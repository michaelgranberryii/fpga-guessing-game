==> flow/design.v <==
`timescale 1ns / 1ps
module debounce
    #(
        parameter clk_freq = 50_000_000,
        parameter stable_time = 10
    )
    (
        input logic clk,
        input logic rst,
        input logic button,
        output logic result
    );
    logic sig;
    logic [31:0] count;
    localparam max_delay = clk_freq*stable_time/1024;
    always_ff @( posedge clk, posedge rst ) begin
        if (rst) begin
            sig <= 1'b0;
            count <= 0;
        end
        else begin
            if (button) begin
                if (count == max_delay) begin
                    sig <= 1'b1;
                end
                count <= count + 1;
            end
            else begin
                sig <= 1'b0;
                count <= 0;
            end
        end
    end
    assign result = sig;
endmodule
module decoder 
#(
    parameter clk_freq = 50_000_000,
    parameter stable_time = 10
)
(
    input logic clk,
    input logic rst,
    input logic [3:0] row,
    output logic [3:0] col,
    output logic [15:0] keys
);
localparam keypad_size = 16;
localparam max_delay = 16;
logic [3:0] row_int;
logic [(keypad_size-1):0] keys_int;
logic [(keypad_size-1):0] keys_stored;
logic [(keypad_size-1):0] presses;
logic [31:0] count;
genvar i;
generate
    for (i = 0; i<keypad_size; i++) begin
       debounce
    #(
        .clk_freq(clk_freq),
        .stable_time(stable_time)
    )
    db_i
    (
        .clk(clk),
        .rst(rst),
        .button(keys_stored[i]),
        .result(keys[i])
    ); 
    end    
endgenerate
always_ff @(posedge clk) begin : synchronizer
    if (rst) begin
        row_int <= 0;
    end
    else begin
        row_int <= row;
    end
end
integer  j;
always_ff @( posedge rst, posedge clk ) begin : capture_keys 
    if (rst) begin
        col <= 4'b1111;
        keys_int <= 0;
        keys_stored <= 0;
        count <= 0;
        presses <= 0;
    end
    else begin
        presses <= 0;
        if (count < max_delay-1) begin  
            count <= count + 1;
        end
        else begin
            count <= 0;
            case (col)
                4'b1111: begin     
                    for (j = 0; j < keypad_size; j++) begin
                        if (keys_int[j] == 1) begin
                            presses <= presses + 1;
                        end
                    end
                    if (presses < 2) begin
                        keys_stored <= keys_int;
                    end
                    else begin
                        keys_stored <= 0;
                    end
                    keys_int <= 0;
                    col <= 4'b0111;
                end
                4'b0111: begin
                    keys_int[1] <= ~row_int[3];
                    keys_int[4] <= ~row_int[2];
                    keys_int[7] <= ~row_int[1];
                    keys_int[0] <= ~row_int[0];
                    col <= 4'b1011;
                end
                4'b1011: begin
                    keys_int[2] <= ~row_int[3];
                    keys_int[5] <= ~row_int[2];
                    keys_int[8] <= ~row_int[1];
                    keys_int[15] <= ~row_int[0];
                    col <= 4'b1101;
                end
                4'b1101: begin
                    keys_int[3] <= ~row_int[3];
                    keys_int[6] <= ~row_int[2];
                    keys_int[9] <= ~row_int[1];
                    keys_int[14] <= ~row_int[0];
                    col <= 4'b1110;
                end
                4'b1110: begin
                    keys_int[10] <= ~row_int[3];
                    keys_int[11] <= ~row_int[2];
                    keys_int[12] <= ~row_int[1];
                    keys_int[13] <= ~row_int[0];
                    col <= 4'b1111;
                end
            endcase
        end
    end
end
endmodule
### Step by step through the tools: decoder

The steps from the RTL of decoder to its reports follow in flow order.
Lines are those of the file above, counted from 1.
Operators carry their Yosys type and port widths (W data, S select, Z words).
Cell names lack the library's common part.
Not given: -

* design top: decoder
* clock input: clk
* standard-cell library: sky130hd
* timing corner: tt_025C_1v80

### Word level

Counts by Yosys on the flattened word-level netlist (proc, flatten, opt, wreduce; memories kept). Register bits leave out memories and registers merged into their read ports (data or address). Print and check cells are left out. Cells with the same type and inputs are merged into one.

* register bits after elaboration: 616
* output and inout bits: 20
* input port bits: 6

* muxes and demuxes: 85
* equality and inequality tests: 37
* reductions and logical operators: 11
* magnitude comparators: 2
* add/subtract/negate cells: 18
* bitwise operators: 5

Operators with widths (number)
* $add A32 B1 Y32 const B: 17
* $mux W32: 17
* $eq A32 B19 Y1 const B: 16
* $mux W16: 19
* $ne A2 B1 Y1 const B: 16
* $lt A32 B4 Y1 const B: 1
* $pmux W1 S2: 16
* $mux W1: 32
* $pmux W4 S5: 1
* $add A16 B1 Y16 const B: 1
* $lt A16 B2 Y1 const B: 1
* $eq A4 B4 Y1 const B: 4
* $reduce_and A2 Y1: 6
* $reduce_bool A2 Y1: 4
* $not A1 Y1: 5
* $reduce_bool A5 Y1: 1
* $eq A4 B3 Y1 const B: 1

### Longest topological paths

Depth = most cells in a row (Yosys ltp): at word level without a register or memory, in the mapped netlist without a sequential cell, where the memories' decode and read muxes count.

* word-level depth: 19
* ABC_AREA: 0
* depth in mapped cells: 8
* mapped depth without buffers: 7

### Netlist

The flow's flattened synthesis, as Yosys stat reports it; memories are mapped. The netlist is that of the ABC_AREA named above (0 if unset); the other value can give another one.

* standard cells after synthesis: 3044
* buffers: 123
* sequential area: 15399.8 um^2
* mapped flip-flops: 616
* cell area after synthesis: 30933.4 um^2

Cells by type
* dfrtp_1: number 608, total area 1.52E+04 um^2
* xnor2_1: number 282, total area 2.47E+03 um^2
* and2_1: number 345, total area 2158.32 um^2
* xor2_1: number 144, total area 1261.21 um^2
* nand4_1: number 180, total area 1126.08 um^2
* nand3_1: number 214, total area 1.07E+03 um^2
* nand2_1: number 181, total area 679.402 um^2
* nor2_1: number 171, total area 641.866 um^2
* nor4_1: number 102, total area 638.112 um^2
* and3_1: number 82, total area 512.992 um^2
* ha_1: number 34, total area 425.408 um^2
* o21ai_0: number 79, total area 395.379 um^2
* and4_1: number 44, total area 385.37 um^2
* or3_1: number 61, total area 381.616 um^2
* clkbuf_1: number 93, total area 349.085 um^2
* nor2b_1: number 50, total area 312.8 um^2
* nor3_1: number 53, total area 265.254 um^2
* nor4_4: number 12, total area 255.245 um^2

Not listed: further types 41, cells in them 309.
The figures by module come from a second, unflattened synthesis with its own total; it is not the netlist above.

* cell total of the unflattened synthesis: 3389
* area total of the unflattened synthesis: 32673.8 um^2

Rows give one instance, submodules left out.

By module
* debounce: cells 194, times used 16, area 1820.5 um^2, seq. area 825.8 um^2
* decoder: cells 285, times used 1, area 3545.9 um^2, seq. area 2187.1 um^2

### Timing after synthesis

Source: OpenSTA report_checks on the synthesized netlist (no wires, ideal clock, input and output delay 20% of the period each), path of least setup slack; recovery checks are left aside. Register names are those of the netlist, which keeps one name where synthesis merged equal registers.

* path kind: register to register
* from: register count[0]
* to: register keys_int[15]
* period: 2.02 ns
* driving pins on the path: 8
* setup slack: 0.108 ns
* arrival time: 1.787 ns
* setup time: 0.125 ns
* path delay: 1.912 ns
* launch time at the first pin: 0.000 ns
* synthesis period reached: 1.912 ns

"path delay" = arrival - input delay + setup time.
"driving pins on the path": output pins that drive a net of the path, with the launching flip-flop's if there is one; two outputs of one cell count as two.
"synthesis period reached" = period - worst setup slack (recovery checks aside). The figure is calculated, with input and output delays left at 20% of the set period.
The rows between start and end are the longest chain of elaborated cells between them; the timing report does not say that the signal goes this way. Where chains are equally long, one stands for them.
A line is the first line of the expression or statement that the cell stems from. Yosys adds cells for indexed reads and writes and turns some case tables into memories.
At most two assigning lines are given for a register; there are more.

* cells stage by stage: dfrtp_1 > ha_1 > nand3_1 > nand4_1 > or2_2 > clkbuf_1 > nand4_1 > mux2_2
* cells in the longest elaborated chain: 3

Ends and longest elaborated chain, post-synthesis
* start, declared: RTL line 54 `logic [31:0] count;`
* start, assigned: RTL line 86 `count <= 0;`
* start, assigned: RTL line 92 `count <= count + 1;`
* $lt A32 B4 Y1: RTL line 91 `if (count < max_delay-1) begin`
* $not A1 Y1
* $reduce_and A2 Y1
* end, assigned: RTL line 84 `keys_int <= 0;`
* end, assigned: RTL line 123 `keys_int[15] <= ~row_int[0];`
* end, declared: RTL line 51 `logic [(keypad_size-1):0] keys_int;`

### Path in the finished layout

Path of least setup slack in the final report of flow run A (OpenROAD, finished layout, wires in). Where an end is a register, its clock arrival counts in the times.

* path kind: register to output
* from: register col[0]
* to: output col[0]
* launch time at the first pin: 0.58 ns
* setup slack: 0.77 ns
* arrival time: 1.90 ns
* period: 3.34 ns
* driving pins on the path: 2
* external output delay: 0.67 ns

At most two assigning lines are given for a register; there are more.

* cells stage by stage: dfstp_2 > clkdlybuf4s50_1
* cells in the longest elaborated chain: 0

Ends and longest elaborated chain, after layout
* start, declared: RTL line 45 `output logic [3:0] col,`
* start, assigned: RTL line 83 `col <= 4'b1111;`
* start, assigned: RTL line 110 `col <= 4'b0111;`
* end, declared: RTL line 45

==> results <==
Measured data: module decoder, platform sky130hd, 2 stored runs of the flow under differing settings, order arbitrary. Input and output delays are each 20% of the period that was set; the output load is 0.01 pF.
By "clock period reached" is meant the clock period of the run minus its worst setup slack. This is arithmetic on one report: input and output delays are still those of the set period (20% each).
"critical setup path time" = time allowed to the worst setup path (clock period - input delay - output delay, where it has them) - its slack; a late launch clock adds to it, a late capture clock takes from it.
By "power consumption" is meant OpenSTA's value without simulated activity: inputs other than the clock are taken to toggle once in ten clock periods, and the tool carries that through the logic.

### Flow run A

==> flow/run.sh <==
#!/bin/bash
# the make line also repeats the synthesis and layout settings of config.mk as NAME=value (left out here)
make -C /OpenROAD-flow-scripts/flow DESIGN_CONFIG=/design/flow/config.mk WORK_HOME=/design/flow/orfs CLKGATE_MAP_FILE= finish
==> flow/config.mk <==
export PLATFORM = sky130hd
export DESIGN_NAME = decoder
export DESIGN_NICKNAME = decoder
export VERILOG_FILES = /design/flow/design.v
export SDC_FILE = /design/flow/constraint.sdc
export NUM_CORES = 4
export LEC_CHECK = 0
export CAP_MARGIN = 25
export CORE_MARGIN = 2
export CORE_UTILIZATION = 70
export CTS_CLUSTER_SIZE = 85
export PLACE_DENSITY = 0.61
export SLEW_MARGIN = 40
==> flow/constraint.sdc <==
create_clock -name core_clock -period 3.34 [get_ports {clk}]
set_input_delay 0.6680 -clock core_clock [delete_from_list [all_inputs] [get_ports {clk}]]
set_output_delay 0.6680 -clock core_clock [all_outputs]
set_load 0.01 [all_outputs]

Results of flow run A:
- Mapped cell area after synthesis: 30933.4 um^2
- Die outline area: 45888.1 um^2
- Standard-cell area after routing: 34195.3 um^2
- Utilization: 77.8 %
- Setup slack of the critical path: 0.769 ns
- Final setup TNS: 0.000 ns
- Worst hold slack after layout: 0.483 ns
- Power consumption: 15449 µW
- Clock period reached: 2.571 ns
- Critical setup path time: 1.90 ns
- Worst path kind: register to output

### Flow run B

==> flow/run.sh <==
#!/bin/bash
# the make line also repeats the synthesis and layout settings of config.mk as NAME=value (left out here)
make -C /OpenROAD-flow-scripts/flow DESIGN_CONFIG=/design/flow/config.mk WORK_HOME=/design/flow/orfs CLKGATE_MAP_FILE= finish
==> flow/config.mk <==
export PLATFORM = sky130hd
export DESIGN_NAME = decoder
export DESIGN_NICKNAME = decoder
export VERILOG_FILES = /design/flow/design.v
export SDC_FILE = /design/flow/constraint.sdc
export NUM_CORES = 4
export LEC_CHECK = 0
export ABC_AREA = 1
export CAP_MARGIN = 20
export CORE_MARGIN = 2
export CORE_UTILIZATION = 49
export CTS_CLUSTER_DIAMETER = 232
export HOLD_SLACK_MARGIN = 0.01
export MIN_ROUTING_LAYER = met2
export PLACE_DENSITY_LB_ADDON = 0.18
export SETUP_SLACK_MARGIN = 0.04
export SLEW_MARGIN = 20
==> flow/constraint.sdc <==
create_clock -name core_clock -period 3.63 [get_ports {clk}]
set_input_delay 0.7260 -clock core_clock [delete_from_list [all_inputs] [get_ports {clk}]]
set_output_delay 0.7260 -clock core_clock [all_outputs]
set_load 0.01 [all_outputs]

Results of flow run B:
- Mapped cell area after synthesis: 34175.3 um^2
- Die outline area: 71874.9 um^2
- Standard-cell area after routing: 38110.3 um^2
- Utilization: 55.4 %
- Setup slack of the critical path: 1.073 ns
- Final setup TNS: 0.000 ns
- Worst hold slack after layout: 0.470 ns
- Power consumption: 14812 µW
- Clock period reached: 2.557 ns
- Critical setup path time: 1.83 ns
- Worst path kind: register to output
